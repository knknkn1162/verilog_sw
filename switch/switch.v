==> flow/design.v <==
module flopr_en #(
  parameter WIDTH = 32
) (
  input wire clk, i_sclr, i_en,
  input wire [WIDTH-1:0] i_a,
  output reg [WIDTH-1:0] o_y
);
  always @(posedge clk) begin
    if (i_sclr) begin
      o_y <= {WIDTH{1'b0}};
    end else if (i_en) begin
      o_y <= i_a;
    end
  end
endmodule
module counter_en #(
  parameter WIDTH = 4
) (
  input wire clk, i_sclr, i_en,
  output wire [WIDTH-1:0] o_cnt
);
  wire [WIDTH-1:0] w_cnt_0, w_cnt_1;
  flopr_en #(WIDTH) flopr_en0(
    .clk(clk),
    .i_sclr(i_sclr),
    .i_en(i_en),
    .i_a(w_cnt_0),
    .o_y(w_cnt_1)
  );
  assign w_cnt_0 = w_cnt_1 + 1'b1;
  assign o_cnt = w_cnt_1;
endmodule
module enable_gen #(
  parameter BIT_SIZE = 6
) (
  input wire clk, i_sclr,
  output wire o_en
);
  wire [BIT_SIZE-1:0] w_cnt;
  counter_en #(BIT_SIZE) counter_en0(
    .clk(clk),
    .i_sclr(i_sclr),
    .i_en(1'b1),
    .o_cnt(w_cnt)
  );
  assign o_en = (w_cnt == {BIT_SIZE{1'b1}}) ? 1'b1 : 1'b0;
endmodule
module bflopr_en (
  input wire clk, i_sclr, i_en,
  input wire i_a,
  output reg o_y
);
  always @(posedge clk) begin
    if (i_sclr) begin
      o_y <= 1'b0;
    end else if (i_en) begin
      o_y <= i_a;
    end
  end
endmodule
module bflopr (
  input wire clk, i_sclr,
  input wire i_a,
  output reg o_y
);
  always @(posedge clk) begin
    if (i_sclr) begin
      o_y <= 1'b0;
    end else begin
      o_y <= i_a;
    end
  end
endmodule
module btn_in #(
  parameter BIT_SIZE = 20
) (
  input wire clk, i_sclr,
  input wire i_bin,
  output wire o_bout
);
  wire w_en;
  wire w_bin1, w_bin2;
  wire w_bout;
  enable_gen #(BIT_SIZE) enable_gen0(
    .clk(clk),
    .i_sclr(i_sclr),
    .o_en(w_en)
  );
  bflopr_en bflopr_en0(
    .clk(clk),
    .i_sclr(i_sclr),
    .i_en(w_en),
    .i_a(i_bin),
    .o_y(w_bin1)
  );
  bflopr_en bflopr_en1(
    .clk(clk),
    .i_sclr(i_sclr),
    .i_en(w_en),
    .i_a(w_bin1),
    .o_y(w_bin2)
  );
  assign w_bout = ~w_bin1 & w_bin2 & w_en;
  bflopr bflopr0(
    .clk(clk),
    .i_sclr(i_sclr),
    .i_a(w_bout),
    .o_y(o_bout)
  );
endmodule
module toggle (
  input wire clk, i_sclr, i_en,
  output wire o_sw
);
  reg r_sw;
  always @(posedge clk) begin
    if (i_sclr) begin
      r_sw <= 1'b0;
    end else if (i_en) begin
      r_sw <= ~r_sw;
    end
  end
  assign o_sw = r_sw;
endmodule
module switch (
  input wire clk, i_sclr,
  input wire i_btn,
  output wire o_ledr
);
  parameter BIT_SIZE = 20;
  wire w_en;
  btn_in #(BIT_SIZE) btn_in0(
    .clk(clk),
    .i_sclr(i_sclr),
    .i_bin(i_btn),
    .o_bout(w_en)
  );
  toggle toggle0(
    .clk(clk),
    .i_sclr(i_sclr),
    .i_en(w_en),
    .o_sw(o_ledr)
  );
endmodule
# Reports on switch
# What the tools print for switch, step after step.
# Line numbers count from 1 in the design file above.
# Library cell names are shortened.
# Not given: n/a
[design]
top_module = "switch"
clock = "clk"
lib = "sky130hd"
lib_corner = "tt_025C_1v80"

# Word-level counts
# Counts by Yosys on the flattened word-level netlist (proc, flatten, opt, wreduce; memories kept). Register bits leave out memories and registers merged into their read ports (data or address); mux counts leave out enables and synchronous resets folded into registers. Print and check cells are left out. Cells with the same type and inputs are merged into one.
[bits]
register_bits = 24
in_bits = 3
elab_cells = 12
out_inout_bits = 1
[classes]
logic = 4
eq_ne = 1
addsub = 1
muxes = 1
[op_table]
columns = ["operator", "n"]
rows = [
  ["20-bit by 1-bit adder with 20-bit output (second input constant)", 1],
  ["20-bit == test (second input constant)", 1],
  ["1-bit AND", 2],
  ["1-bit NOT", 2],
  ["1-bit two-way mux", 1],
]

# Depth
# Yosys ltp: most cells in a row. Word level: on the elaborated netlist, between registers, memories and ports. Mapped: between sequential cells and ports; inverters and the memories' decode and read muxes count.
[depth]
depth_word = 3
ABC_AREA = 1
ltp_mapped = 8
ltp_nobuf = 8

# Synthesis result
# Yosys stat after the flow's synthesis: flattened, memories mapped to cells. It holds for the ABC_AREA given above (unset counts as 0); a run with the other value may have another netlist.
[by_type]
columns = ["type", "n", "area_total_um2"]
rows = [
  ["dfxtp_1", 24, 480.461],
  ["nand2_1", 34, 127.622],
  ["nor2_1", 34, 127.622],
  ["a21oi_1", 12, 60.058],
  ["nand3_1", 11, 55.053],
  ["inv_1", 14, 52.55],
  ["nor2_4", 4, 45.043],
  ["xor2_1", 3, 26.275],
  ["nand3_2", 2, 20.019],
  ["nor2_8", 1, 20.019],
  ["o21ai_0", 4, 20.019],
  ["nor2_2", 3, 18.768],
  ["ha_1", 1, 12.512],
  ["nand2_2", 2, 12.512],
  ["nand4_1", 2, 12.512],
  ["nand2_4", 1, 11.261],
  ["xnor2_1", 1, 8.758],
  ["a211oi_1", 1, 7.507],
]
# Other cell types: 5; their cells: 5.
[synth_totals]
buf_cells = 2
flip_flops = 24
mapped_area_mm2 = 0.0011448
mapped_cells = 159
sequential_area_mm2 = 0.0004805

# Path before layout
# Source: OpenSTA report_checks on the synthesized netlist (no wires, ideal clock, input and output delay 20% of the period each), path of least setup slack; recovery checks are left aside. Register names are those of the netlist, which keeps one name where synthesis merged equal registers.
[synth_path]
path_kind = "register to register"
startpoint = "register btn_in0.enable_gen0.counter_en0.flopr_en0.o_y[0]"
endpoint = "register btn_in0.bflopr_en0.o_y"
t_first_pin_ns = 0.000
stages = 9
required_time_ns = 2.595
path_delay_ns = 1.260
clock_period_ns = 2.71
slack_ns = 1.450
path_buffers = 0
arrival_ns = 1.145
setup_time_ns = 0.115
synth_period_reached_ns = 1.26
# "path_delay_ns" is the arrival time less input delay plus setup time.
# "stages" counts driving pins, that of a launching flip-flop among them; a cell with two outputs on the path counts twice.
# "synth_period_reached_ns" = period - worst setup slack (recovery checks aside). The figure is calculated, with input and output delays left at 20% of the set period.
# Between the ends stands the longest chain of elaborated cells between them, by number of cells; it is not shown to be the way that was timed. Of several equally long chains one is given.
# A line is the first line of the expression or statement that the cell stems from. Yosys adds cells for indexed reads and writes and turns some case tables into memories.
[synth_between]
path_cell_list = "dfxtp_1 ha_1 nand2_2 nor2_4 nand2_4 nor2_8 nand3_1 nand2_1 nor2_1"
elab_chain_cells = 2
cone_cells = 2
lines_between = 1
cone_classes = "eq/ne: 1; mux: 1"
[synth_rtl]
columns = ["element", "line", "source"]
rows = [
  ["start: declaration", 6, "output reg [WIDTH-1:0] o_y"],
  ["start: assignment", 10, "o_y <= {WIDTH{1'b0}};"],
  ["start: assignment", 12, "o_y <= i_a;"],
  ["20-bit == test", 46, "assign o_en = (w_cnt == {BIT_SIZE{1'b1}}) ? 1'b1 : 1'b0;"],
  ["1-bit two-way mux", 46, ""],
  ["end: assignment", 55, "o_y <= 1'b0;"],
  ["end: assignment", 57, "o_y <= i_a;"],
  ["end: declaration", 51, "output reg o_y"],
]

# Path in the finished layout
# Path of least setup slack in the final report of run 1 (OpenROAD, finished layout, wires in). Where an end is a register, its clock arrival counts in the times.
[layout_path]
path_kind = "register to register"
startpoint = "register btn_in0.enable_gen0.counter_en0.flopr_en0.o_y[1]"
endpoint = "register btn_in0.enable_gen0.counter_en0.flopr_en0.o_y[18]"
t_first_pin_ns = 0.31
required_time_ns = 1.55
clock_period_ns = 1.33
stages = 9
path_buffers = 0
slack_ns = 0.05
arrival_ns = 1.50
setup_time_ns = 0.08
# Between the ends stands the longest chain of elaborated cells between them, by number of cells; it is not shown to be the way that was timed. Of several equally long chains one is given.
[layout_between]
path_cell_list = "dfxtp_2 ha_2 nand2_2 nor2_4 nand3_1 nor2_2 nand2_1 nand2_1 nor2_1"
elab_chain_cells = 1
cone_cells = 1
lines_between = 1
cone_classes = "add/sub: 1"
[layout_rtl]
columns = ["element", "line", "source"]
rows = [
  ["start: declaration", 6, "output reg [WIDTH-1:0] o_y"],
  ["start: assignment", 10, "o_y <= {WIDTH{1'b0}};"],
  ["start: assignment", 12, "o_y <= i_a;"],
  ["20-bit by 1-bit adder with 20-bit output", 30, "assign w_cnt_0 = w_cnt_1 + 1'b1;"],
  ["end: assignment", 10, ""],
  ["end: assignment", 12, ""],
  ["end: declaration", 6, ""],
]

# Measured data: module switch, platform sky130hd, 2 stored runs of the flow under differing settings, order arbitrary. Input and output delays are each 20% of the period that was set; the output load is 0.01 pF.
# "achieved_clock_period_ns" means the clock period less the worst setup slack. The figure is calculated, with input and output delays left at 20% of the set period.
# "worst_path_allowed_less_slack_ns": the worst setup path's part of the clock period (all of it between registers, 20% less for each end at a port) less its slack. A launch clock that arrives late makes it longer, a capture clock that arrives late makes it shorter.

[[run]]
name = "run 1"
[run.settings]
period_ns = 1.33
CORE_UTILIZATION = 36
SETUP_SLACK_MARGIN = -0.07
PLACE_DENSITY = 0.71
CORE_MARGIN = 8
CELL_PAD_IN_SITES_GLOBAL_PLACEMENT = 2
TNS_END_PERCENT = 65
ABC_AREA = 1
CTS_CLUSTER_SIZE = 68
CTS_CLUSTER_DIAMETER = 213
CAP_MARGIN = 30
SLEW_MARGIN = 20
[run.results]
hold_worst_slack_ns = 0.457
final_cell_area_mm2 = 0.0013488
worstSetupSlack_ns = 0.049
yosys_chip_area_mm2 = 0.0011448
worst_path_allowed_less_slack_ns = 1.28
timing.worst_path_kind = "register to register"
final_die_area_mm2 = 0.0052403
achieved_clock_period_ns = 1.281
fin_util_pct = 44.5

[[run]]
name = "run 2"
[run.settings]
period_ns = 2.72
CORE_UTILIZATION = 40
SETUP_SLACK_MARGIN = -0.18
PLACE_DENSITY = 0.73
CELL_PAD_IN_SITES_GLOBAL_PLACEMENT = 1
TNS_END_PERCENT = 50
ABC_AREA = 0
GPL_TIMING_DRIVEN = 1
GPL_ROUTABILITY_DRIVEN = 1
CTS_CLUSTER_DIAMETER = 208
CAP_MARGIN = 0
MIN_ROUTING_LAYER = "met1"
MAX_ROUTING_LAYER = "met5"
CORE_MARGIN = 2
SLEW_MARGIN = 20
[run.results]
hold_worst_slack_ns = 0.424
final_cell_area_mm2 = 0.0010998
worstSetupSlack_ns = 0.934
yosys_chip_area_mm2 = 0.001021
worst_path_allowed_less_slack_ns = 1.79
timing.worst_path_kind = "register to register"
final_die_area_mm2 = 0.0029724
achieved_clock_period_ns = 1.786
fin_util_pct = 44.8
